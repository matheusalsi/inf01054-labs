==> flow/design.v <==
`timescale 1ns / 1ps
module mac_loa (
    input  wire         clk,        
    input  wire         rst,        
    input  wire [7:0]   A,          
    input  wire [7:0]   B,          
    input  wire [15:0]  ACC_in,     
    output reg  [15:0]  OUT         
);
    wire [15:0] mult_result;
    assign mult_result = A * B;
    localparam TRUNC_BITS = 4;  
    wire [15:0] mult_trunc = mult_result[15:0];    
    wire [15:0] acc_trunc  = ACC_in[15:0];         
    wire [15:0] sum_trunc;
    assign sum_trunc[15:TRUNC_BITS] = mult_trunc[15:TRUNC_BITS] + acc_trunc[15:TRUNC_BITS];
    assign sum_trunc[TRUNC_BITS-1:0] = mult_result[TRUNC_BITS-1:0] | ACC_in[TRUNC_BITS-1:0];
    always @(posedge clk or posedge rst) begin
        if (rst)
            OUT <= 16'd0;
        else
            OUT <= sum_trunc;
    end
endmodule
# Tool chain data of mac_loa
# Tool output for the design above, in the order of the flow.
# Lines are those of the file above, counted from 1.
# Operators: Yosys type, input widths -> output width; for muxes data width and select width s.
# Library cell names are shortened.
# The mark - stands for no value.
# setup
top	mac_loa
clock	clk
library	sky130hd
pvt_corner	tt_025C_1v80

# Elaborated design
# Yosys after proc, flatten, opt, wreduce and memory -nomap, before mapping. Enables and synchronous resets that opt folds into registers are not counted as muxes. Memory bits, and registers merged into a memory's read port (data or address), are not among the register bits. Print and check cells are not counted. Equal cells are merged and count once.
# classes
n_addsub	1
n_logic	1
multipliers	1
# op_table
cell	n
$mul 8x8->16	1
$add 12x12->12	1
$or 4x4->4	1
# word_totals
ff_bits	16
out_inout_bits	16
wordCells	4

# Depth
# Depth = most cells in a row (Yosys ltp): at word level without a register or memory, in the mapped netlist without a sequential cell, where the memories' decode and read muxes count.
# depth
word_depth	2
abc_area	0
depth_mapped	22

# Mapped cells and area
# Source: synth_stat.txt of the flow (Yosys; design flattened, memories mapped). It holds for the ABC_AREA given above (unset counts as 0); a run with the other value may have another netlist.
# The area totals of this step are shown rounded.
# types
cell_type	n	area_total_um2
fa_1	37	740.71
ha_1	48	600.576
dfrtp_1	16	400.384
and2_1	51	319.056
inv_1	52	195.187
xnor2_1	13	113.859
nand2_1	18	67.565
nor2_1	15	56.304
xor2_1	6	52.55
a21oi_1	10	50.048
a21o_1	6	45.043
nor3_1	8	40.038
o21bai_1	5	37.536
o21ai_0	6	30.029
o21a_1	3	22.522
nand3_1	4	20.019
or2_2	3	18.768
xnor2_2	1	16.266
# Other cell types: 15; their cells: 18.
# mapped
sequential_area_um2	400
ffs	16
n_buf	0
yosys_area_um2	2980
stdcells	320

# Path before layout
# Source: OpenSTA report_checks on the synthesized netlist (no wires, ideal clock, input and output delay 20% of the period each), path of least setup slack; recovery checks are left aside. Register names are those of the netlist, which keeps one name where synthesis merged equal registers.
# synth_path
path_kind	input to register
from	input port A[0]
to	register OUT[15]
path_slack_ns	2.749
path_delay_ns	4.595
launch_ns	1.836
arrival_ns	6.301
path_buffers	0
clock_period_ns	9.18
setup_time_ns	0.130
driving_pins	20
required_ns	9.050
period_less_setup_slack_ns	6.431
# "path_delay_ns" is the arrival time less input delay plus setup time.
# "driving_pins" counts driving pins, that of a launching flip-flop among them; a cell with two outputs on the path counts twice.
# "period_less_setup_slack_ns" = period - worst setup slack (recovery checks aside). The figure is calculated, with input and output delays left at 20% of the set period.
# Between the ends stands the longest chain of elaborated cells between them, by number of cells; it is not shown to be the way that was timed. Of several equally long chains one is given.
# Each line given opens the expression or statement behind the cell; cells for indexed reads and writes are added by Yosys, which also makes memories of some case tables.
# synth_between
cell_sequence	nand2_1 > fa_1 > fa_1 > inv_1 > fa_1 > inv_1 > fa_1 > inv_1 > ha_1 > nor3_1 > nor2_1 > a31oi_1 > o21bai_1 > a21oi_1 > xnor2_1 > ha_1 > a21o_1 > a221o_1 > a21oi_1 > xnor2_1
elab_chain_cells	2
cone_cells	2
cone_lines	2
cone_classes	1 x add/sub; 1 x mul
# synth_rtl
element	line_no	source
start, declared	5	input  wire [7:0]   A,
$mul 8x8->16	11	assign mult_result = A * B;
$add 12x12->12	16	assign sum_trunc[15:TRUNC_BITS] = mult_trunc[15:TRUNC_BITS] + acc_trunc[15:TRUNC_BITS];
end, assigned	20	OUT <= 16'd0;
end, assigned	22	OUT <= sum_trunc;
end, declared	8	output reg  [15:0]  OUT

# Worst path after layout
# From the final timing report of flow run B: the path of least setup slack in the routed layout; clock arrival at registers is part of the times.
# layout_path
path_kind	input to register
from	input port A[2]
to	register OUT[15]
driving_pins	20
path_buffers	1
path_slack_ns	1.25
launch_ns	1.53
arrival_ns	6.50
required_ns	7.75
clock_period_ns	7.63
setup_time_ns	0.12
# Between the ends stands the longest chain of elaborated cells between them, by number of cells; it is not shown to be the way that was timed. Of several equally long chains one is given.
# layout_between
cell_sequence	dlygate4sd2_1 > and2_1 > fa_1 > fa_1 > inv_1 > fa_1 > fa_1 > inv_1 > ha_1 > o21ai_0 > o21bai_1 > a21oi_1 > xnor2_1 > ha_1 > nand3_1 > o211ai_1 > o41a_1 > a221o_1 > a21oi_1 > xnor2_1
elab_chain_cells	2
cone_cells	2
cone_lines	2
cone_classes	1 x add/sub; 1 x mul
# layout_rtl
element	line_no	source
start, declared	5	input  wire [7:0]   A,
$mul 8x8->16	11	assign mult_result = A * B;
$add 12x12->12	16	assign sum_trunc[15:TRUNC_BITS] = mult_trunc[15:TRUNC_BITS] + acc_trunc[15:TRUNC_BITS];
end, assigned	20	OUT <= 16'd0;
end, assigned	22	OUT <= sum_trunc;
end, declared	8	output reg  [15:0]  OUT

# Measured data: module mac_loa, platform sky130hd, 2 stored runs of the flow under differing settings, order arbitrary. Input and output delays are each 20% of the period that was set; the output load is 0.01 pF.
# "worst_setup_path_time_ns": the worst setup path's part of the clock period (all of it between registers, 20% less for each end at a port) less its slack. A launch clock that arrives late makes it longer, a capture clock that arrives late makes it shorter.
# "final_power_w" is the tool's figure for a default switching activity; nothing was simulated.
# Measured values are rounded.
# Among the settings, n/a means not set for that run.
# Results: n/a = not shown.
run	period_ns	CORE_UTILIZATION	PLACE_DENSITY	CORE_MARGIN	CELL_PAD_IN_SITES_GLOBAL_PLACEMENT	CELL_PAD_IN_SITES_DETAIL_PLACEMENT	CTS_CLUSTER_SIZE	CAP_MARGIN	MIN_ROUTING_LAYER	SLEW_MARGIN	SETUP_SLACK_MARGIN	GPL_TIMING_DRIVEN	yosys.chip_area_um2	worst_setup_slack_ns	die_area_um2	worst_setup_path_time_ns	critical_path_kind	layout_utilization_pct	final_power_w
flow run A	3.77	43	0.84	9	3	2	63	15	met2	20	n/a	n/a	n/a	n/a	n/a	n/a	n/a	n/a	n/a
flow run B	7.63	43	n/a	2	n/a	n/a	n/a	20	met1	20	0.92	1	2980	1.25	7610	4.85	input to register	53.9	0.00122
# Flow run A: unfinished; error GPL-0301 in placement
