==> flow/design.v <==
`timescale 1ns / 1ps
module im2col (
    input wire clk,
    input wire rst,
    input wire signed [7:0] Input0,
    input wire signed [7:0] Input1,
    input wire signed [7:0] Input2,
    input wire signed [7:0] Input3,
    output reg signed [31:0] IM2COL_BUFF_0,
    output reg signed [31:0] IM2COL_BUFF_1,
    output reg signed [31:0] IM2COL_BUFF_2
);
reg signed [3:0] kernel [7:0];
localparam LW_WEIGHTS = 2'd0, FIRST_HALF = 2'd1, SECOND_HALF = 2'd2;
reg [1:0] state;
always @(posedge clk)
    if(rst)
        state <= LW_WEIGHTS;
    else
        case (state)
        LW_WEIGHTS: begin
            kernel [0] <= Input0;
            kernel [1] <= Input1;
            kernel [2] <= Input2;
            kernel [3] <= Input3;
            state <= FIRST_HALF;
        end
        FIRST_HALF: begin
          IM2COL_BUFF_0 [31:24] <= Input0 [7:0];
          IM2COL_BUFF_1 [31:24] <= Input1 [7:0];
          IM2COL_BUFF_2 [31:24] <= Input2 [7:0];
          IM2COL_BUFF_0 [23:16] <= Input1 [7:0];
          IM2COL_BUFF_1 [23:16] <= Input2 [7:0];
          IM2COL_BUFF_2 [23:16] <= Input3 [7:0];
            state <= SECOND_HALF;
        end
        SECOND_HALF: begin
          IM2COL_BUFF_0 [15:8] <= Input0 [7:0];
          IM2COL_BUFF_1 [15:8] <= Input1 [7:0];
          IM2COL_BUFF_2 [15:8] <= Input2 [7:0];
            IM2COL_BUFF_0 [7:0] <= Input1 [7:0];
            IM2COL_BUFF_1 [7:0] <= Input2 [7:0];
            IM2COL_BUFF_2 [7:0] <= Input3 [7:0];
            state <= FIRST_HALF;
        end
        endcase
endmodule
=== Tool chain data of im2col ===
The steps from the RTL of im2col to its reports follow in flow order.
Line numbers count from 1 in the design file above.
Not given: -

* Top module: im2col
* Clock input: clk
* Cell library: sky130hd
* Corner: tt_025C_1v80

=== Word level ===
Source: Yosys, flattened and elaborated. Widths are those after wreduce. Registers that Yosys merges into a memory's read port (data or address) are not register bits. Print and check cells do not count. Equal cells are merged and count once.

* Equal/unequal tests: 2
* Bitwise gates (word level): 1
* Reductions and logical operators: 5
* Muxes and demuxes: 1

{| class="wikitable"
|+ Operator list
! operator !! count
|-
| 2-bit AND reduction || 2
|-
| 2-bit case mux with 2-bit select || 1
|-
| 2-bit by 1-bit == test with 1-bit output (second input constant) || 1
|-
| 2-bit == test (second input constant) || 1
|-
| 2-bit zero test || 1
|-
| 2-bit nonzero test || 1
|-
| 2-bit OR reduction || 1
|-
| 1-bit NOT || 1
|}

* Bits in registers: 66
* Output and inout bits: 96

=== Depth ===
Depth = most cells in a row (Yosys ltp): at word level without a register or memory, in the mapped netlist without a sequential cell, where the memories' decode and read muxes count.

* Word-level depth: 3
* ABC_AREA: 0
* Gate-level depth with buffers: 1

=== Mapped cells and area ===
Source: synth_stat.txt of the flow (Yosys; design flattened, memories mapped). It holds for the ABC_AREA given above (unset counts as 0); a run with the other value may have another netlist.

{| class="wikitable"
|+ Cells by type
! cell !! count !! total area (um2)
|-
| sky130_fd_sc_hd__edfxtp_1 || 64 || 1.92E+03
|-
| sky130_fd_sc_hd__buf_4 || 32 || 240.23
|-
| sky130_fd_sc_hd__dfxtp_1 || 3 || 60.058
|-
| sky130_fd_sc_hd__and2b_2 || 2 || 17.517
|-
| sky130_fd_sc_hd__o21ba_2 || 1 || 10.01
|}

* Buffers: 32
* Flip-flops: 67
* Mapped area: 0.0022497 mm2
* Mapped cells: 102

=== Worst setup path after synthesis ===
Path of least setup slack by OpenSTA after synthesis, without wires, with an ideal clock, recovery checks aside; 20% of the period is set as input and as output delay. Where synthesis merged equal registers, the netlist keeps one of their names.

* Path kind: input to register
* Start: in rst
* End: reg IM2COL_BUFF_0[23]
* Library setup time: 0.374 ns
* Delay of the path: 0.926 ns
* Required time: 1.206 ns
* Driving pins on the path: 1
* External input delay: 0.316 ns
* Clock period: 1.58 ns
* Data arrival time: 0.868 ns
* Buffers on the path: 0
* Setup slack: 0.338 ns
* Period reached after synthesis: 1.242 ns

"delay of the path" is the arrival time less input delay plus setup time.
"driving pins on the path" counts driving pins, that of a launching flip-flop among them; a cell with two outputs on the path counts twice.
"period reached after synthesis" = period - worst setup slack (recovery checks aside). The figure is calculated, with input and output delays left at 20% of the set period.
The rows between start and end are the longest chain of elaborated cells between them; the timing report does not say that the signal goes this way. Where chains are equally long, one stands for them.
Each line given opens the expression or statement behind the cell; cells for indexed reads and writes are added by Yosys, which also makes memories of some case tables.

* Cells stage by stage: sky130_fd_sc_hd__and2b_2
* Length of the longest elaborated chain: 2
* Elaborated cells between the ends (all ways): 2
* RTL lines with such cells: 0
* Classes of those cells: 1 x logic; 1 x reduce/logical

{| class="wikitable"
|+ Ends and longest elaborated chain, after synthesis
! element !! line !! source
|-
| start: declaration || 4 || <nowiki>input wire rst,</nowiki>
|-
| 1-bit NOT || - ||
|-
| 2-bit AND reduction || - ||
|-
| end: assignment || 32 || <nowiki>IM2COL_BUFF_0 [23:16] <= Input1 [7:0];</nowiki>
|-
| end: declaration || 9 || <nowiki>output reg signed [31:0] IM2COL_BUFF_0,</nowiki>
|}

=== Path in the finished layout ===
From the final timing report of entry B: the path of least setup slack in the routed layout; clock arrival at registers is part of the times.

* Path kind: register to output
* Start: reg (no name shown)
* End: out IM2COL_BUFF_0[5]
* Clock period: 1.59 ns
* Data arrival time: 1.02 ns
* Setup slack: 0.25 ns
* Driving pins on the path: 2
* Required time: 1.27 ns
* External output delay: 0.32 ns
* Buffers on the path: 1

* Cells stage by stage: sky130_fd_sc_hd__edfxtp_1 -> sky130_fd_sc_hd__clkdlybuf4s15_1
* Length of the longest elaborated chain: 0
* Elaborated cells between the ends (all ways): 0
* RTL lines with such cells: 0

{| class="wikitable"
|+ Ends and longest elaborated chain, after layout
! element !! line !! source
|-
| end: declaration || 9 || <nowiki>output reg signed [31:0] IM2COL_BUFF_0,</nowiki>
|}

Memo
Re: implementation data of im2col

im2col through Yosys and OpenROAD on sky130hd: 2 stored runs, unordered, with their settings and measured results. The constraints put input and output delay at 20% of the set period each and load the outputs with 0.01 pF.
"achieved clock period": clock period set for the run, less the worst setup slack. It is reckoned from that one timing run; input and output delays stay at 20% of the period that was set.
"worst setup path time": the worst setup path's part of the clock period (all of it between registers, 20% less for each end at a port) less its slack. A launch clock that arrives late makes it longer, a capture clock that arrives late makes it shorter.
"power": no workload was simulated; the value follows from the tool's default switching activity.

Entry A
==> flow/run.sh <==
#!/bin/bash
# the make line also repeats the synthesis and layout settings of config.mk as NAME=value (left out here)
make -C /OpenROAD-flow-scripts/flow DESIGN_CONFIG=/design/flow/config.mk WORK_HOME=/design/flow/orfs CLKGATE_MAP_FILE= finish
==> flow/config.mk <==
export PLATFORM = sky130hd
export DESIGN_NAME = im2col
export DESIGN_NICKNAME = im2col
export VERILOG_FILES = /design/flow/design.v
export SDC_FILE = /design/flow/constraint.sdc
export NUM_CORES = 4
export LEC_CHECK = 0
export CAP_MARGIN = 25
export CELL_PAD_IN_SITES_DETAIL_PLACEMENT = 2
export CORE_ASPECT_RATIO = 1.05
export CORE_MARGIN = 5
export CORE_UTILIZATION = 44
export CTS_CLUSTER_DIAMETER = 170
export CTS_CLUSTER_SIZE = 11
export GPL_TIMING_DRIVEN = 1
export PLACE_DENSITY_LB_ADDON = 0.26
export SETUP_SLACK_MARGIN = -0.1
export SLEW_MARGIN = 20
==> flow/constraint.sdc <==
create_clock -name core_clock -period 2.02 [get_ports {clk}]
set_input_delay 0.4040 -clock core_clock [delete_from_list [all_inputs] [get_ports {clk}]]
set_output_delay 0.4040 -clock core_clock [all_outputs]
set_load 0.01 [all_outputs]

==> results of entry A <==
did not finish, placement stopped with DPL-0033

Entry B
==> flow/run.sh <==
#!/bin/bash
# the make line also repeats the synthesis and layout settings of config.mk as NAME=value (left out here)
make -C /OpenROAD-flow-scripts/flow DESIGN_CONFIG=/design/flow/config.mk WORK_HOME=/design/flow/orfs CLKGATE_MAP_FILE= finish
==> flow/config.mk <==
export PLATFORM = sky130hd
export DESIGN_NAME = im2col
export DESIGN_NICKNAME = im2col
export VERILOG_FILES = /design/flow/design.v
export SDC_FILE = /design/flow/constraint.sdc
export NUM_CORES = 4
export LEC_CHECK = 0
export ABC_AREA = 0
export CAP_MARGIN = 20
export CELL_PAD_IN_SITES_GLOBAL_PLACEMENT = 1
export CORE_MARGIN = 2
export CORE_UTILIZATION = 52
export CTS_CLUSTER_DIAMETER = 195
export HOLD_SLACK_MARGIN = 0.01
export MAX_ROUTING_LAYER = met5
export MIN_ROUTING_LAYER = met2
export PLACE_DENSITY_LB_ADDON = 0.12
export SETUP_SLACK_MARGIN = 0.23
export SLEW_MARGIN = 20
==> flow/constraint.sdc <==
create_clock -name core_clock -period 1.59 [get_ports {clk}]
set_input_delay 0.3180 -clock core_clock [delete_from_list [all_inputs] [get_ports {clk}]]
set_output_delay 0.3180 -clock core_clock [all_outputs]
set_load 0.01 [all_outputs]

==> results of entry B <==
chip area after synthesis (Yosys): 0.0022497 mm2
die area: 0.0048686 mm2
standard-cell area of the final layout: 0.0035359 mm2
utilization: 86.5%
worst setup slack after layout: 0.252 ns
total negative slack: 0.000 ns
worst hold slack: 0.517 ns
power: 3,419 uW
achieved clock period: 1.338 ns
worst setup path time: 1.02 ns
worst setup path kind: register to output
